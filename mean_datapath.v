==> flow/design.v <==
`timescale 1ns / 1ps
module mean_datapath(data_in,select,load,data_out,clock);
input [15:0] data_in;
input [5:0] select;
input [2:0]load;
input clock;
output [15:0] data_out;  
wire [15:0] w[14:0] ;
wire c_out;
demux_1to2_16bit DEMUX1(data_in,select[0],w[0],w[7]);
mux_2to1_16bit MUX1(w[0],w[6],select[1],w[1]);
demux_1to2_16bit DEMUX2(w[1],select[2],w[2],w[8]);
mux_2to1_16bit MUX2(w[2],w[13],select[3],w[3]);
PIPO REG1(w[3],clock,load[2],w[4]);
demux_1to2_16bit DEMUX3(w[4],select[5],w[6],w[5]);
PIPO REG2(w[5],clock,load[0],data_out);
shifter_1bit SHIFT1(clock,w[8],w[9]);
shifter_1bit SHIFT2(clock,w[7],w[10]);
mux_2to1_16bit MUX3(w[10],1'b0,select[4],w[11]);
ADDER_16BIT ADDER1(w[9],w[11],1'b0,w[12],c_out);
PIPO REG3(w[12],clock,load[1],w[13]);
endmodule
module mux_2to1_16bit(a,b,sel,data_out);
input [15:0] a;
input [15:0] b;
input sel;
output [15:0] data_out;
assign data_out = sel ? b:a;
endmodule
module demux_1to2_16bit(data_in,sel,out0,out1);
input [15:0] data_in;
input sel;
output reg [15:0] out0;
output reg [15:0] out1;
always @(*)
begin
case(sel)
    1'b0: begin
          out0 = data_in;
          out1 = 16'b0;
          end
    1'b1: begin
          out0 = 16'b0;
          out1 = data_in;
          end
endcase
end
endmodule
`timescale 1ns / 1ps
module PIPO(a,clock,load,reg_out);
parameter n = 15;
input [15:0] a;
input clock;
input load;
output reg [n:0] reg_out;
always @(posedge clock)
begin
    if(load)
    reg_out <= a;
end
endmodule
`timescale 1ns / 1ps
module shifter_1bit(clock,data_in,data_out);
input clock;
input [15:0] data_in;
output reg [15:0] data_out;
always@(posedge clock)
begin
data_out = data_in >> 1;    
end
endmodule
`timescale 1ns / 1ps
module ADDER_16BIT(a,b,c_in,sum,c_out);
input [15:0] a;
input [15:0] b;
input c_in;
output [15:0] sum;
output c_out;
assign {c_out,sum} = a+b+c_in;
endmodule
# Tool chain data of mean_datapath
# Tool output for the design above, in the order of the flow.
# Line numbers count from 1 in the design file above.
# Operators: Yosys type, input widths -> output width; for muxes data width and select width s.
# The mark -- stands for no value.
# inputs
top_module	mean_datapath
clock	clock
cell_library	sky130hd
corner	tt_025C_1v80

# Elaborated design
# Source: Yosys, flattened and elaborated. Widths are those after wreduce. Registers that Yosys merges into a memory's read port (data or address) are not register bits. Print and check cells do not count. Equal cells are merged and count once.
# bits
ff_bits	78
input_bits	26
output_inout_bits	16
wordCells	18
# classes
add_sub_neg	1
mux	9
bitwise	3
# op_table
operator	count
$pmux 16 s2	6
$mux 16	2
$add 15x15->16	1
$mux 15	1
$not 1->1	3

# Longest topological paths
# Yosys ltp: most cells in a row. Word level: on the elaborated netlist, between registers, memories and ports. Mapped: between sequential cells and ports; inverters and the memories' decode and read muxes count.
# logic_depth
ltp_word	5
ABC_AREA	1
ltp_mapped	12
mapped_depth_nobuf	12

# Synthesis result
# Source: synth_stat.txt of the flow (Yosys; design flattened, memories mapped). It holds for the ABC_AREA given above (unset counts as 0); a run with the other value may have another netlist.
# types
cell_type	count	type_area_um2
sky130_fd_sc_hd__edfxtp_1	48	1.44E+03
sky130_fd_sc_hd__dfxtp_1	30	600.576
sky130_fd_sc_hd__nand2_1	145	544.272
sky130_fd_sc_hd__inv_1	86	322.81
sky130_fd_sc_hd__ha_1	15	187.68
sky130_fd_sc_hd__nor2_1	45	168.912
sky130_fd_sc_hd__nand2_2	18	112.608
sky130_fd_sc_hd__o21ai_2	9	78.826
sky130_fd_sc_hd__nand3_1	12	60.058
sky130_fd_sc_hd__xor2_1	5	43.792
sky130_fd_sc_hd__inv_2	11	41.29
sky130_fd_sc_hd__a21oi_1	8	40.038
sky130_fd_sc_hd__o21ai_0	6	30.029
sky130_fd_sc_hd__fa_1	1	20.019
sky130_fd_sc_hd__clkbuf_1	5	18.768
sky130_fd_sc_hd__xnor2_1	2	17.517
sky130_fd_sc_hd__buf_2	3	15.014
sky130_fd_sc_hd__buf_8	1	15.014
# Not listed: further types 9, cells in them 11.
# synth_totals
cells	461
area_mm2	0.0038324
seqArea_mm2	0.002042
ff_cells	78
buf_cells	10

# Worst setup path after synthesis
# Path of least setup slack by OpenSTA after synthesis, without wires, with an ideal clock, recovery checks aside; 20% of the period is set as input and as output delay. Where synthesis merged equal registers, the netlist keeps one of their names.
# synth_path
path_kind	input -> register
from	input port select[4]
to	register REG3.reg_out[14]
tclk_ps	3180
input_delay_ps	636
setup_ps	252
launch_ps	636
arrival_time_ps	2074
required_ps	2928
path_slack_ps	854
delay_ps	1690
path_stages	12
n_path_buf	1
synth_period_reached_ps	2326
# "delay_ps" = arrival - input delay + setup time.
# "path_stages" counts driving pins, that of a launching flip-flop among them; a cell with two outputs on the path counts twice.
# "synth_period_reached_ps" = period - worst setup slack (recovery checks aside). The figure is calculated, with input and output delays left at 20% of the set period.
# The rows between start and end are the longest chain of elaborated cells between them; the timing report does not say that the signal goes this way. Where chains are equally long, one stands for them.
# A line is the first line of the expression or statement that the cell stems from. Yosys adds cells for indexed reads and writes and turns some case tables into memories.
# synth_via
cell_sequence	sky130_fd_sc_hd__clkbuf_1 > sky130_fd_sc_hd__nor2_1 > sky130_fd_sc_hd__ha_1 > sky130_fd_sc_hd__fa_1 > sky130_fd_sc_hd__nand2_1 > sky130_fd_sc_hd__nand2_1 > sky130_fd_sc_hd__nand3_1 > sky130_fd_sc_hd__nand2_1 > sky130_fd_sc_hd__nand2_1 > sky130_fd_sc_hd__nand2_1 > sky130_fd_sc_hd__nand2_1 > sky130_fd_sc_hd__nand2_1
elab_chain_cells	2
cone_cells	2
cone_lines	2
classes_between	add/sub: 1; mux: 1
# synth_rtl
item	line_no	rtl
start: declaration	4	input [5:0] select;
$mux 15	28	assign data_out = sel ? b:a;
$add 15x15->16	79	assign {c_out,sum} = a+b+c_in;
end: assignment	59	reg_out <= a;
end: declaration	55	output reg [n:0] reg_out;

# Path in the finished layout
# From the final timing report of flow run A: the path of least setup slack in the routed layout; clock arrival at registers is part of the times.
# The path's times are printed in steps of 10 ps; the period is the one set.
# layout_path
path_kind	register -> register
from	register SHIFT2.data_out[0]
to	register REG3.reg_out[12]
tclk_ps	2060
setup_ps	230
launch_ps	350
arrival_time_ps	1840
required_ps	2170
path_slack_ps	340
path_stages	12
n_path_buf	1
# The rows between start and end are the longest chain of elaborated cells between them; the timing report does not say that the signal goes this way. Where chains are equally long, one stands for them.
# layout_via
cell_sequence	sky130_fd_sc_hd__dfxtp_1 > sky130_fd_sc_hd__inv_1 > sky130_fd_sc_hd__nor2_2 > sky130_fd_sc_hd__ha_2 > sky130_fd_sc_hd__fa_2 > sky130_fd_sc_hd__nand2_1 > sky130_fd_sc_hd__a21oi_1 > sky130_fd_sc_hd__buf_4 > sky130_fd_sc_hd__nand3_1 > sky130_fd_sc_hd__nand3_1 > sky130_fd_sc_hd__nand2_1 > sky130_fd_sc_hd__nand2_1
elab_chain_cells	2
cone_cells	2
cone_lines	2
classes_between	add/sub: 1; mux: 1
# layout_rtl
item	line_no	rtl
start: declaration	66	output reg [15:0] data_out;
start: assignment	69	data_out = data_in >> 1;
$mux 15	28	assign data_out = sel ? b:a;
$add 15x15->16	79	assign {c_out,sum} = a+b+c_in;
end: assignment	59	reg_out <= a;
end: declaration	55	output reg [n:0] reg_out;

Data sheet: physical implementation of mean_datapath

Measured results for mean_datapath: 2 stored runs of the Yosys and OpenROAD flow on sky130hd. The settings differ; the order carries no meaning. The constraints put input and output delay at 20% of the set period each and load the outputs with 0.01 pF.
"clock_period_reached_ps" = clock period - worst setup slack. The figure is calculated, with input and output delays left at 20% of the set period.
"final_power_uw" rests on the timing tool's default activity at the inputs, not on a simulated workload.

Flow run A, flow files:
==> flow/run.sh <==
#!/bin/bash
# the make line also repeats the synthesis and layout settings of config.mk as NAME=value (left out here)
make -C /OpenROAD-flow-scripts/flow DESIGN_CONFIG=/design/flow/config.mk WORK_HOME=/design/flow/orfs CLKGATE_MAP_FILE= finish
==> flow/config.mk <==
export PLATFORM = sky130hd
export DESIGN_NAME = mean_datapath
export DESIGN_NICKNAME = mean_datapath
export VERILOG_FILES = /design/flow/design.v
export SDC_FILE = /design/flow/constraint.sdc
export NUM_CORES = 4
export LEC_CHECK = 0
export ABC_AREA = 1
export CAP_MARGIN = 20
export CORE_MARGIN = 9
export CORE_UTILIZATION = 46
export CTS_CLUSTER_DIAMETER = 320
export CTS_CLUSTER_SIZE = 88
export MAX_ROUTING_LAYER = met4
export MIN_ROUTING_LAYER = met2
export SETUP_SLACK_MARGIN = 0.21
export SLEW_MARGIN = 0
==> flow/constraint.sdc <==
create_clock -name core_clock -period 2.06 [get_ports {clock}]
set_input_delay 0.4120 -clock core_clock [delete_from_list [all_inputs] [get_ports {clock}]]
set_output_delay 0.4120 -clock core_clock [all_outputs]
set_load 0.01 [all_outputs]

==> results of flow run A, as CSV <==
result,value
synthArea_mm2,0.0038324
design.die.area_mm2,0.011941
layout_utilization_pct,61.8
worstSetupSlack_ps,335
timing.setup.tns_ps,0
timing.hold.ws_ps,533
final_power_uw,3775
clock_period_reached_ps,1725

Flow run B, flow files:
==> flow/run.sh <==
#!/bin/bash
# the make line also repeats the synthesis and layout settings of config.mk as NAME=value (left out here)
make -C /OpenROAD-flow-scripts/flow DESIGN_CONFIG=/design/flow/config.mk WORK_HOME=/design/flow/orfs CLKGATE_MAP_FILE= finish
==> flow/config.mk <==
export PLATFORM = sky130hd
export DESIGN_NAME = mean_datapath
export DESIGN_NICKNAME = mean_datapath
export VERILOG_FILES = /design/flow/design.v
export SDC_FILE = /design/flow/constraint.sdc
export NUM_CORES = 4
export LEC_CHECK = 0
export CAP_MARGIN = 20
export CORE_MARGIN = 2
export CORE_UTILIZATION = 28
export PLACE_DENSITY = 0.66
export SETUP_SLACK_MARGIN = -0.13
export SLEW_MARGIN = 20
export TNS_END_PERCENT = 30
==> flow/constraint.sdc <==
create_clock -name core_clock -period 1.67 [get_ports {clock}]
set_input_delay 0.3340 -clock core_clock [delete_from_list [all_inputs] [get_ports {clock}]]
set_output_delay 0.3340 -clock core_clock [all_outputs]
set_load 0.01 [all_outputs]

==> results of flow run B, as CSV <==
result,value
synthArea_mm2,0.0035246
design.die.area_mm2,0.0135013
layout_utilization_pct,40.5
worstSetupSlack_ps,-366
timing.setup.tns_ps,-3103
timing.hold.ws_ps,496
final_power_uw,4783
clock_period_reached_ps,2036
